==> flow/design.v <==
module triport_explicit(
    input clk,
    input rst,
    input [(5 - 1):0] rd_addr1,
    input [(5 - 1):0] wr_addr,
    output [(4 - 1):0] rd_data1,
    input [(4 - 1):0] wr_data,
    input wen,
    input stall);
    wire [(5 - 1):0] rd_addr1;
    wire [(5 - 1):0] rd_addr2;
    wire [(5 - 1):0] wr_addr;
    wire [(4 - 1):0] rd_data1;
    wire [(4 - 1):0] rd_data2;
    wire [(4 - 1):0] wr_data;
    reg [(4 - 1):0] reg_data_live_0;
    reg [(4 - 1):0] reg_data_buf_0;
    reg use_buf;                                     
    wire [(4 - 1):0] regfile_data_0;
    reg  regfile_raw_0, regfile_raw_0_nxt;
    reg [(4 - 1):0]  w_result_d;
    always @(wen or wr_addr or rd_addr2 or rd_addr1)
      begin
         if (wen
             && (wr_addr == rd_addr1))
           regfile_raw_0_nxt = 1'b1;
         else
           regfile_raw_0_nxt = 1'b0;
      end
    always @(regfile_raw_0 or wr_data or regfile_data_0)
      if (regfile_raw_0)
        reg_data_live_0 = w_result_d;
      else
        reg_data_live_0 = regfile_data_0;
    always @(posedge clk)
            begin
               regfile_raw_0 <= regfile_raw_0_nxt;
               w_result_d <= wr_addr;
            end
    lm32_ram
      #(
        .data_width(4),
        .address_width(5)
        )
    reg_0
      (
       .read_clk      (clk),
       .write_clk     (clk),
       .reset         (rst),
       .enable_read   (1'b1),
       .read_address  (rd_addr1),
       .enable_write  (1'b1),
       .write_address (wr_addr),
       .write_data    (wr_data),
       .write_enable  (wen),
       .read_data     (regfile_data_0)
       );
    assign rd_data1 = use_buf ? reg_data_buf_0 : reg_data_live_0;
    always @(posedge clk)
    begin
        begin
            if (stall == 1'b0)
                use_buf <= 1'b0;
            else if (use_buf == 1'b0)
            begin
                reg_data_buf_0 <= reg_data_live_0;
                use_buf <= 1'b1;
            end
            if (wen == 1'b1)
            begin
                if (wr_addr == rd_addr1)
                    reg_data_buf_0 <= wr_data;
            end
        end
    end
endmodule
module lm32_ram (
    read_clk,
    write_clk,
    reset,
    enable_read,
    read_address,
    enable_write,
    write_address,
    write_data,
    write_enable,
    read_data
    );
parameter data_width = 1;                
parameter address_width = 1;             
parameter init_file = "NONE";            
input read_clk;                          
input write_clk;                         
input reset;                             
input enable_read;                       
input [address_width-1:0] read_address;  
input enable_write;                      
input [address_width-1:0] write_address; 
input [data_width-1:0] write_data;       
input write_enable;                      
output [data_width-1:0] read_data;       
wire   [data_width-1:0] read_data;
reg [data_width-1:0]    mem[0:(1<<address_width)-1];  
reg [address_width-1:0] ra;  
assign read_data = mem[ra];
always @(posedge write_clk)
    if ((write_enable == 1'b1) && (enable_write == 1'b1))
        mem[write_address] <= write_data;
always @(posedge read_clk)
    if (enable_read)
        ra <= read_address;
endmodule
# Tool chain data of triport_explicit
# Tool output for the design above, in the order of the flow.
# Line numbers count from 1 in the design file above.
# Operators carry their Yosys type and port widths (W data, S select, Z words).
# Cell names lack the library's common part.
# Not given: n/a
[inputs] top="triport_explicit" clk_port="clk" lib="sky130hd" lib_corner="tt_025C_1v80"

# Word-level counts
# Yosys after proc, flatten, opt, wreduce and memory -nomap, before mapping. Enables and synchronous resets that opt folds into registers are not counted as muxes. Memory bits, and registers merged into a memory's read port (data or address), are not among the register bits. Print and check cells are not counted. Equal cells are merged and count once.
# Yosys's memory passes give these memory sizes; they may raise the number of words (mostly to a power of two), join words into wider ones and drop unused or constant bits.
[bits] ff_bits=10 mem_bits_rw=128 clocked_rd_ports_x_width=4 memories=1 input_bits=18 output_inout_bits=4 elab_cells=16
[classes] eq_ne=1 n_mux=9 reduce_and_logical=1
[memory_table] name="reg_0.mem" words=32 width=4 rd=1 wr=1 line_no=103 source="reg [data_width-1:0]    mem[0:(1<<address_width)-1];"
[ops] cell="$mux W4" n=6
[ops] cell="$eq A5 B5 Y1" n=1
[ops] cell="$mux W5" n=1
[ops] cell="$mux W1" n=2
[ops] cell="$logic_and A1 B1 Y1" n=1

# Logic depth
# Longest topological path by Yosys (ltp), each cell counted once; first at word level (registers and memories cut), then after technology mapping (sequential cells cut; the memories' decode and read muxes count).
[depth] ltp_word=5 ABC_AREA=0 mapped_depth=7 ltp_nobuf=5

# Mapped cells and area
# Yosys stat after the flow's synthesis: flattened, memories mapped to cells. It holds for the ABC_AREA given above (unset counts as 0); a run with the other value may have another netlist.
[by_type] cell_type="edfxtp_1" n=128 area_total_um2=3.84E+03
[by_type] cell_type="mux2i_1" n=37 area_total_um2=370.355
[by_type] cell_type="dfxtp_1" n=15 area_total_um2=300.288
[by_type] cell_type="mux4_2" n=11 area_total_um2=247.738
[by_type] cell_type="mux4_1" n=6 area_total_um2=157.651
[by_type] cell_type="nor2_1" n=35 area_total_um2=131.376
[by_type] cell_type="a22oi_1" n=10 area_total_um2=75.072
[by_type] cell_type="a21oi_1" n=13 area_total_um2=65.062
[by_type] cell_type="nor2b_1" n=8 area_total_um2=50.048
[by_type] cell_type="a211oi_1" n=6 area_total_um2=45.043
[by_type] cell_type="nand3b_1" n=6 area_total_um2=45.043
[by_type] cell_type="nand2_1" n=11 area_total_um2=41.29
[by_type] cell_type="xor2_1" n=4 area_total_um2=35.034
[by_type] cell_type="a2111o_1" n=3 area_total_um2=33.782
[by_type] cell_type="buf_6" n=3 area_total_um2=33.782
[by_type] cell_type="nand2b_1" n=5 area_total_um2=31.28
[by_type] cell_type="clkbuf_1" n=8 area_total_um2=30.029
[by_type] cell_type="a41oi_1" n=3 area_total_um2=26.275
# Other cell types: 20; their cells: 33.
[mapped] cell_count=345 yosys_area_um2=5805.6 ff_cells=143
# The figures by module come from a second, unflattened synthesis with its own total; it is not the netlist above.
[hier_totals] cells_unflattened=269 area_unflattened_um2=5701.7
# Each row is one instance without its submodules.
[modules] mod="lm32_ram" n_inst=1 n_cells=233 area_um2=5213.8
[modules] mod="triport_explicit" n_inst=1 n_cells=36 area_um2=488.0

# Timing after synthesis
# OpenSTA on the mapped netlist: ideal clock, no wires. The path of least setup slack (recovery checks aside). Input and output delay are each 20% of the period. Register names are those of the netlist, which keeps one name where synthesis merged equal registers.
[synth_path] path_type="register to output" from="reg (no name shown)" to="out rd_data1[0]" period_ps=2340 out_delay_ps=468 launch_ps=0 arrival_ps=1647 required_time_ps=1872 slack_ps=225 path_delay_ps=1647 stages=8 path_buffers=2 period_less_setup_slack_ps=2115
# "path_delay_ps" = arrival - input delay + setup time.
# A path that ends at an output port has no setup time.
# "stages" counts driving pins, that of a launching flip-flop among them; a cell with two outputs on the path counts twice.
# "period_less_setup_slack_ps" = period - worst setup slack (recovery checks aside). The figure is calculated, with input and output delays left at 20% of the set period.
[synth_between] cell_sequence="dfxtp_1 buf_6 buf_12 mux2i_1 a22oi_1 a41oi_1 a2111o_1 a21oi_1"
[synth_rtl] element="end: declaration" line_no=6 source="output [(4 - 1):0] rd_data1,"
# Chain of elaborated cells between the ends: none given.

# Path in the finished layout
# From the final timing report of entry A: the path of least setup slack in the routed layout; clock arrival at registers is part of the times.
# The report prints the path's times to 10 ps; the period is as set.
[layout_path] path_type="register to output" from="reg (no name shown)" to="out rd_data1[0]" period_ps=2060 out_delay_ps=410 launch_ps=410 arrival_ps=2340 required_time_ps=1650 slack_ps=-690 stages=8 path_buffers=2
[layout_between] cell_sequence="dfxtp_4 buf_8 mux4_2 mux2i_2 or2_1 a2111o_1 a21oi_2 buf_2"
[layout_rtl] element="end: declaration" line_no=6 source="output [(4 - 1):0] rd_data1,"
# Chain of elaborated cells between the ends: none given.

Add stored flow runs of triport_explicit

Measured results for triport_explicit: 2 stored runs of the Yosys and OpenROAD flow on sky130hd. The settings differ; the order carries no meaning. The constraints put input and output delay at 20% of the set period each and load the outputs with 0.01 pF.
By "timing.achieved_period_ps" is meant the clock period of the run minus its worst setup slack. This is arithmetic on one report: input and output delays are still those of the set period (20% each).
"timing.worst_path_ps": the worst setup path's part of the clock period (all of it between registers, 20% less for each end at a port) less its slack. A launch clock that arrives late makes it longer, a capture clock that arrives late makes it shorter.
By "final_power_uw" is meant OpenSTA's value without simulated activity: inputs other than the clock are taken to toggle once in ten clock periods, and the tool carries that through the logic.
"timing.worst_path_ps" is given in steps of 10 ps.

[flow] entry A: files
==> flow/run.sh <==
#!/bin/bash
# the make line also repeats the synthesis and layout settings of config.mk as NAME=value (left out here)
make -C /OpenROAD-flow-scripts/flow DESIGN_CONFIG=/design/flow/config.mk WORK_HOME=/design/flow/orfs CLKGATE_MAP_FILE= finish
==> flow/config.mk <==
export PLATFORM = sky130hd
export DESIGN_NAME = triport_explicit
export DESIGN_NICKNAME = triport_explicit
export VERILOG_FILES = /design/flow/design.v
export SDC_FILE = /design/flow/constraint.sdc
export NUM_CORES = 4
export LEC_CHECK = 0
export CAP_MARGIN = 20
export CORE_MARGIN = 2
export CORE_UTILIZATION = 18
export SLEW_MARGIN = 20
==> flow/constraint.sdc <==
create_clock -name core_clock -period 2.06 [get_ports {clk}]
set_input_delay 0.4120 -clock core_clock [delete_from_list [all_inputs] [get_ports {clk}]]
set_output_delay 0.4120 -clock core_clock [all_outputs]
set_load 0.01 [all_outputs]

[flow] entry A: metrics
[metrics] post_route_stdcell_area_um2 = 7693.6
[metrics] final_setup_ws_ps = -694
[metrics] timing.achieved_period_ps = 2754
[metrics] layout_utilization_pct = 24.3
[metrics] fin_hold_ws_ps = 473
[metrics] ys_area_um2 = 5805.6
[metrics] timing.worst_path_ps = 2340
[metrics] critical_path_kind = register to output
[metrics] final_power_uw = 6865
[metrics] setup_tns_ps = -2676
[metrics] die_um2 = 33705.3

[flow] entry B: files
==> flow/run.sh <==
#!/bin/bash
# the make line also repeats the synthesis and layout settings of config.mk as NAME=value (left out here)
make -C /OpenROAD-flow-scripts/flow DESIGN_CONFIG=/design/flow/config.mk WORK_HOME=/design/flow/orfs CLKGATE_MAP_FILE= finish
==> flow/config.mk <==
export PLATFORM = sky130hd
export DESIGN_NAME = triport_explicit
export DESIGN_NICKNAME = triport_explicit
export VERILOG_FILES = /design/flow/design.v
export SDC_FILE = /design/flow/constraint.sdc
export NUM_CORES = 4
export LEC_CHECK = 0
export CAP_MARGIN = 20
export CORE_MARGIN = 9
export CORE_UTILIZATION = 54
export CTS_CLUSTER_DIAMETER = 350
export PLACE_DENSITY_LB_ADDON = 0.06
export SLEW_MARGIN = 20
==> flow/constraint.sdc <==
create_clock -name core_clock -period 3.02 [get_ports {clk}]
set_input_delay 0.6040 -clock core_clock [delete_from_list [all_inputs] [get_ports {clk}]]
set_output_delay 0.6040 -clock core_clock [all_outputs]
set_load 0.01 [all_outputs]

[flow] entry B: metrics
[metrics] post_route_stdcell_area_um2 = 7030.5
[metrics] final_setup_ws_ps = -73
[metrics] timing.achieved_period_ps = 3093
[metrics] layout_utilization_pct = 67.8
[metrics] fin_hold_ws_ps = 555
[metrics] ys_area_um2 = 5805.6
[metrics] timing.worst_path_ps = 2490
[metrics] critical_path_kind = register to output
[metrics] final_power_uw = 4537
[metrics] setup_tns_ps = -168
[metrics] die_um2 = 14807.2
